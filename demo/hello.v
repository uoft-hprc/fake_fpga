==> flow/design.v <==
`timescale 1ns / 1ps
`default_nettype none
module main	(
		input wire CLOCK_50,             
        input wire [9:0] SW,             
		input wire [3:0] KEY,            
        output wire [(8*6) -1:0] HEX,    
        output reg [9:0] LED,            
		output wire [7:0] x,             
        output wire [6:0] y,
        output wire [2:0] colour,        
        output wire plot,                
        output wire vga_resetn           
);    
    always @(*) LED[9] <= SW[9];
    genvar i;
    generate for(i = 0; i < 9; i = i + 1) begin : graycodeleds
        always @(SW[i], LED[i+1]) LED[i] <= LED[i+1] ^ SW[i];
    end endgenerate
    reg [15:0] pattern = 16'h7FFF;
    reg [9:0] slow_clk = 0;
    always @(posedge CLOCK_50) begin
        if (slow_clk == 999) begin
            pattern <= {pattern[0], pattern[15:1]};
            slow_clk <= 0;
        end else begin
            slow_clk <= slow_clk + 1;
        end
    end
    function automatic [31:0] idx;
    input [2:0] digit;
    input [15:0] segment;
    reg   [2:0] seg_off;
    begin
        case (segment)
        "T": seg_off = 0;
        "TR": seg_off = 1;
        "BR": seg_off = 2;
        "B": seg_off = 3;
        "BL": seg_off = 4;
        "TL": seg_off = 5;
        "C": seg_off = 6;
        default: seg_off = 7;
        endcase
        idx = {(29'd0+digit), seg_off};
    end
    endfunction
    assign HEX[idx(0,"T")] = pattern[0];  
    assign HEX[idx(1,"T")] = pattern[1]; 
    assign HEX[idx(2,"T")] = pattern[2];  
    assign HEX[idx(3,"T")] = pattern[3];  
    assign HEX[idx(4,"T")] = pattern[4];  
    assign HEX[idx(5,"T")] = pattern[5];  
    assign HEX[idx(5,"TR")] = pattern[6]; 
    assign HEX[idx(5,"BR")] = pattern[7]; 
    assign HEX[idx(5,"B")] = pattern[8];  
    assign HEX[idx(4,"B")] = pattern[9];  
    assign HEX[idx(3,"B")] = pattern[10]; 
    assign HEX[idx(2,"B")] = pattern[11]; 
    assign HEX[idx(1,"B")] = pattern[12]; 
    assign HEX[idx(0,"B")] = pattern[13]; 
    assign HEX[idx(0,"BL")] = pattern[14];
    assign HEX[idx(0,"TL")] = pattern[15];
    assign HEX[idx(0,"TR")] = 1;
    assign HEX[idx(0,"BR")] = 1;
    assign HEX[idx(0,"C")] = 1;
    assign HEX[idx(0,"D")] = SW[0];
    generate for (i = 1; i < 5; i = i + 1) begin : clearunusedsegs
        assign HEX[idx(i,"TR")] = 1;
        assign HEX[idx(i,"BR")] = 1;
        assign HEX[idx(i,"TL")] = 1;
        assign HEX[idx(i,"BL")] = 1;
        assign HEX[idx(i,"C")] = KEY[4 - i];
        assign HEX[idx(i,"D")] = 1;
    end endgenerate
    assign HEX[idx(5,"TL")] = 1;
    assign HEX[idx(5,"BL")] = 1;
    assign HEX[idx(5,"C")] = 1;
    assign HEX[idx(5,"D")] = 1;
    reg [7:0] x_i = 0;
    reg [6:0] y_i = 0;
    reg [2:0] col_i = 3'd1;
    always @(posedge CLOCK_50) begin
        if (y_i == 119) begin
            y_i <= 0;
            if (x_i == 159) begin 
                x_i <= 0;
            end else begin
                x_i <= x_i + 1;
            end
        end else begin 
            y_i <= y_i + 1;
        end
        if (col_i < 7) begin
            col_i <= col_i + 1;
        end else begin
            col_i <= 3'd1;
        end
    end
    assign x = x_i;
    assign y = y_i;
    assign colour = col_i;
    assign plot = 1;
    assign vga_resetn = 1;
endmodule
======== Tool chain data of main ========
What the tools print for main, step after step.
Line numbers count from 1 in the design file above.
Operators carry their Yosys type and port widths (W data, S select, Z words).
Cell names lack the library's common part.
Not given: --
set-up
  top ..................................... main
  clock port .............................. CLOCK_50
  standard-cell library ................... sky130hd
  library corner .......................... tt_025C_1v80

======== Elaborated design ========
Source: Yosys, flattened and elaborated, memories not mapped. Widths are those after wreduce; folded enables and synchronous resets count as part of the registers. Registers that Yosys merges into a memory's read port (data or address) are not register bits. Print and check cells do not count. Equal cells are merged and count once.
word-level totals
  cells after elaboration ................. 22
  register bits after elaboration ......... 44
  input port bits ......................... 15
  output and inout bits ................... 78
operators by class
  bitwise logic cells ..................... 9
  magnitude comparators ................... 1
  eq/ne operators ......................... 3
  add/subtract/negate cells ............... 4
operator list
  kind                     number
  $add A10 B1 Y10 const B  1
  $eq A10 B10 Y1 const B   1
  $xor A1 B1 Y1            9
  $add A8 B1 Y8 const B    1
  $eq A8 B8 Y1 const B     1
  $add A7 B1 Y7 const B    1
  $eq A7 B7 Y1 const B     1
  $add A3 B1 Y3 const B    1
  $lt A3 B3 Y1 const B     1

======== Longest topological paths ========
Yosys ltp: most cells in a row. Word level: on the elaborated netlist, between registers, memories and ports. Mapped: between sequential cells and ports; inverters and the memories' decode and read muxes count.
logic depth
  word-level depth ........................ 9
  ABC_AREA ................................ 0
  gate-level depth with buffers ........... 5
  depth with buffers taken out ............ 5

======== Netlist ========
Yosys stat after the flow's synthesis: flattened, memories mapped to cells. It holds for the ABC_AREA given above (unset counts as 0); a run with the other value may have another netlist.
cell types
  cell      number  total area (um2)
  edfxtp_1  24      720.691
  dfxtp_1   20      400.384
  buf_4     35      262.752
  xor2_1    13      113.859
  xnor2_1   9       78.826
  nor2_1    15      56.304
  ha_1      4       50.048
  nand3_1   10      50.048
  xnor3_2   2       47.546
  nand2_1   11      41.29
  xnor2_2   2       32.531
  inv_1     6       22.522
  mux2i_1   2       20.019
  nor2b_1   3       18.768
  a21o_1    2       15.014
  o21ai_0   3       15.014
  o21bai_1  2       15.014
  and2_1    2       12.512
Other cell types: 15; their cells: 17.
mapped netlist
  standard cells after synthesis .......... 182
  flip-flop cells ......................... 44
  buffers ................................. 35
  sequential part of the area ............. 1121.1 um2
  mapped area ............................. 2092.0 um2

======== Timing after synthesis ========
Source: OpenSTA report_checks on the synthesized netlist (no wires, ideal clock, input and output delay 20% of the period each), path of least setup slack; recovery checks are left aside. Register names are those of the netlist, which keeps one name where synthesis merged equal registers.
path post-synthesis
  path type ............................... register -> register
  start point ............................. register slow_clk[0]
  end point ............................... register pattern[0]
  data required time ...................... 2.853 ns
  delay of the path ....................... 3.107 ns
  period .................................. 3.3 ns
  time at the first pin ................... 0.000 ns
  data arrival time ....................... 2.660 ns
  slack ................................... 0.193 ns
  stages .................................. 4
  setup time .............................. 0.447 ns
  buffers on the path ..................... 0
  synthesis period reached ................ 3.107 ns
"delay of the path" = arrival - input delay + setup time.
"stages" counts driving pins, that of a launching flip-flop among them; a cell with two outputs on the path counts twice.
"synthesis period reached" = period - worst setup slack (recovery checks aside). The figure is calculated, with input and output delays left at 20% of the set period.
The rows between start and end are the longest chain of elaborated cells between them; the timing report does not say that the signal goes this way. Where chains are equally long, one stands for them.
A line is the first line of the expression or statement that the cell stems from. Yosys adds cells for indexed reads and writes and turns some case tables into memories.
between the ends, post-synthesis
  cell sequence ........................... dfxtp_1 > ha_1 > nand4bb_1 > nor4_1
  cells in the longest elaborated chain ... 1
  elaborated cells between the ends (all ways) .. 1
  source lines of those cells ............. 1
  those cells by class .................... eq/ne: 1
RTL lines, path post-synthesis
  what             RTL line  source
  start, declared  21        reg [9:0] slow_clk = 0;
  start, assigned  25        slow_clk <= 0;
  start, assigned  27        slow_clk <= slow_clk + 1;
  $eq A10 B10 Y1   23        if (slow_clk == 999) begin
  end, assigned    24        pattern <= {pattern[0], pattern[15:1]};
  end, declared    20        reg [15:0] pattern = 16'h7FFF;

======== Worst path after layout ========
From the final timing report of run A: the path of least setup slack in the routed layout; clock arrival at registers is part of the times.
path post-layout
  path type ............................... input -> output
  start point ............................. input SW[9]
  end point ............................... output LED[0]
  data required time ...................... 3.66 ns
  stages .................................. 6
  buffers on the path ..................... 2
  period .................................. 4.58 ns
  external input delay .................... 0.92 ns
  slack ................................... 0.67 ns
  time at the first pin ................... 0.92 ns
  output delay ............................ 0.92 ns
  data arrival time ....................... 3.00 ns
The rows between start and end are the longest chain of elaborated cells between them; the timing report does not say that the signal goes this way. Where chains are equally long, one stands for them.
between the ends, post-layout
  cell sequence ........................... clkdlybuf4s50_1 > xnor2_2 > xor2_1 > xnor3_2 > xor2_1 > clkdlybuf4s50_1
  cells in the longest elaborated chain ... 9
  elaborated cells between the ends (all ways) .. 9
  source lines of those cells ............. 1
  those cells by class .................... logic: 9
RTL lines, path post-layout
  what              RTL line  source
  start, declared   5         input wire [9:0] SW,
  $xor A1 B1 Y1 x9  18        always @(SW[i], LED[i+1]) LED[i] <= LED[i+1] ^ SW[i];
  end, declared     8         output reg [9:0] LED,

Flow measurements of main on sky130hd: 2 stored runs with different settings, listed in no order. Input and output delays are each 20% of the period that was set; the output load is 0.01 pF.
"achieved clock period (ns)" = clock period - worst setup slack. The figure is calculated, with input and output delays left at 20% of the set period.
"worst setup path time (ns)" = time allowed to the worst setup path (clock period - input delay - output delay, where it has them) - its slack; a late launch clock adds to it, a late capture clock takes from it.
"finish__power__total" rests on the timing tool's default activity at the inputs, not on a simulated workload.

Flow files of run A
==> flow/run.sh <==
#!/bin/bash
# the make line also repeats the synthesis and layout settings of config.mk as NAME=value (left out here)
make -C /OpenROAD-flow-scripts/flow DESIGN_CONFIG=/design/flow/config.mk WORK_HOME=/design/flow/orfs CLKGATE_MAP_FILE= finish
==> flow/config.mk <==
export PLATFORM = sky130hd
export DESIGN_NAME = main
export DESIGN_NICKNAME = main
export VERILOG_FILES = /design/flow/design.v
export SDC_FILE = /design/flow/constraint.sdc
export NUM_CORES = 4
export LEC_CHECK = 0
export CAP_MARGIN = 20
export CORE_MARGIN = 2
export CORE_UTILIZATION = 40
export SLEW_MARGIN = 20
==> flow/constraint.sdc <==
create_clock -name core_clock -period 4.58 [get_ports {CLOCK_50}]
set_input_delay 0.9160 -clock core_clock [delete_from_list [all_inputs] [get_ports {CLOCK_50}]]
set_output_delay 0.9160 -clock core_clock [all_outputs]
set_load 0.01 [all_outputs]

report of run A
yosys chip area after synthesis (um^2): 2092.0
finish__design__die__area: 5824.7
finish__design__instance__area__stdcell: 2700.1
finish__design__instance__utilization: 0.5321
finish__timing__setup__ws: 0.666
finish__timing__setup__tns: 0.000
finish__timing__hold__ws: 0.439
finish__power__total: 8.199e-04
achieved clock period (ns): 3.914
worst setup path time (ns): 2.08
worst setup path kind: input -> output

Flow files of run B
==> flow/run.sh <==
#!/bin/bash
# the make line also repeats the synthesis and layout settings of config.mk as NAME=value (left out here)
make -C /OpenROAD-flow-scripts/flow DESIGN_CONFIG=/design/flow/config.mk WORK_HOME=/design/flow/orfs CLKGATE_MAP_FILE= finish
==> flow/config.mk <==
export PLATFORM = sky130hd
export DESIGN_NAME = main
export DESIGN_NICKNAME = main
export VERILOG_FILES = /design/flow/design.v
export SDC_FILE = /design/flow/constraint.sdc
export NUM_CORES = 4
export LEC_CHECK = 0
export CAP_MARGIN = 5
export CELL_PAD_IN_SITES_DETAIL_PLACEMENT = 1
export CORE_MARGIN = 2
export CORE_UTILIZATION = 58
export GPL_TIMING_DRIVEN = 0
export MIN_ROUTING_LAYER = met1
export PLACE_DENSITY_LB_ADDON = 0.17
export SETUP_SLACK_MARGIN = -0.09
export SLEW_MARGIN = 35
==> flow/constraint.sdc <==
create_clock -name core_clock -period 2.13 [get_ports {CLOCK_50}]
set_input_delay 0.4260 -clock core_clock [delete_from_list [all_inputs] [get_ports {CLOCK_50}]]
set_output_delay 0.4260 -clock core_clock [all_outputs]
set_load 0.01 [all_outputs]

report of run B: did not finish, place, DPL-0033
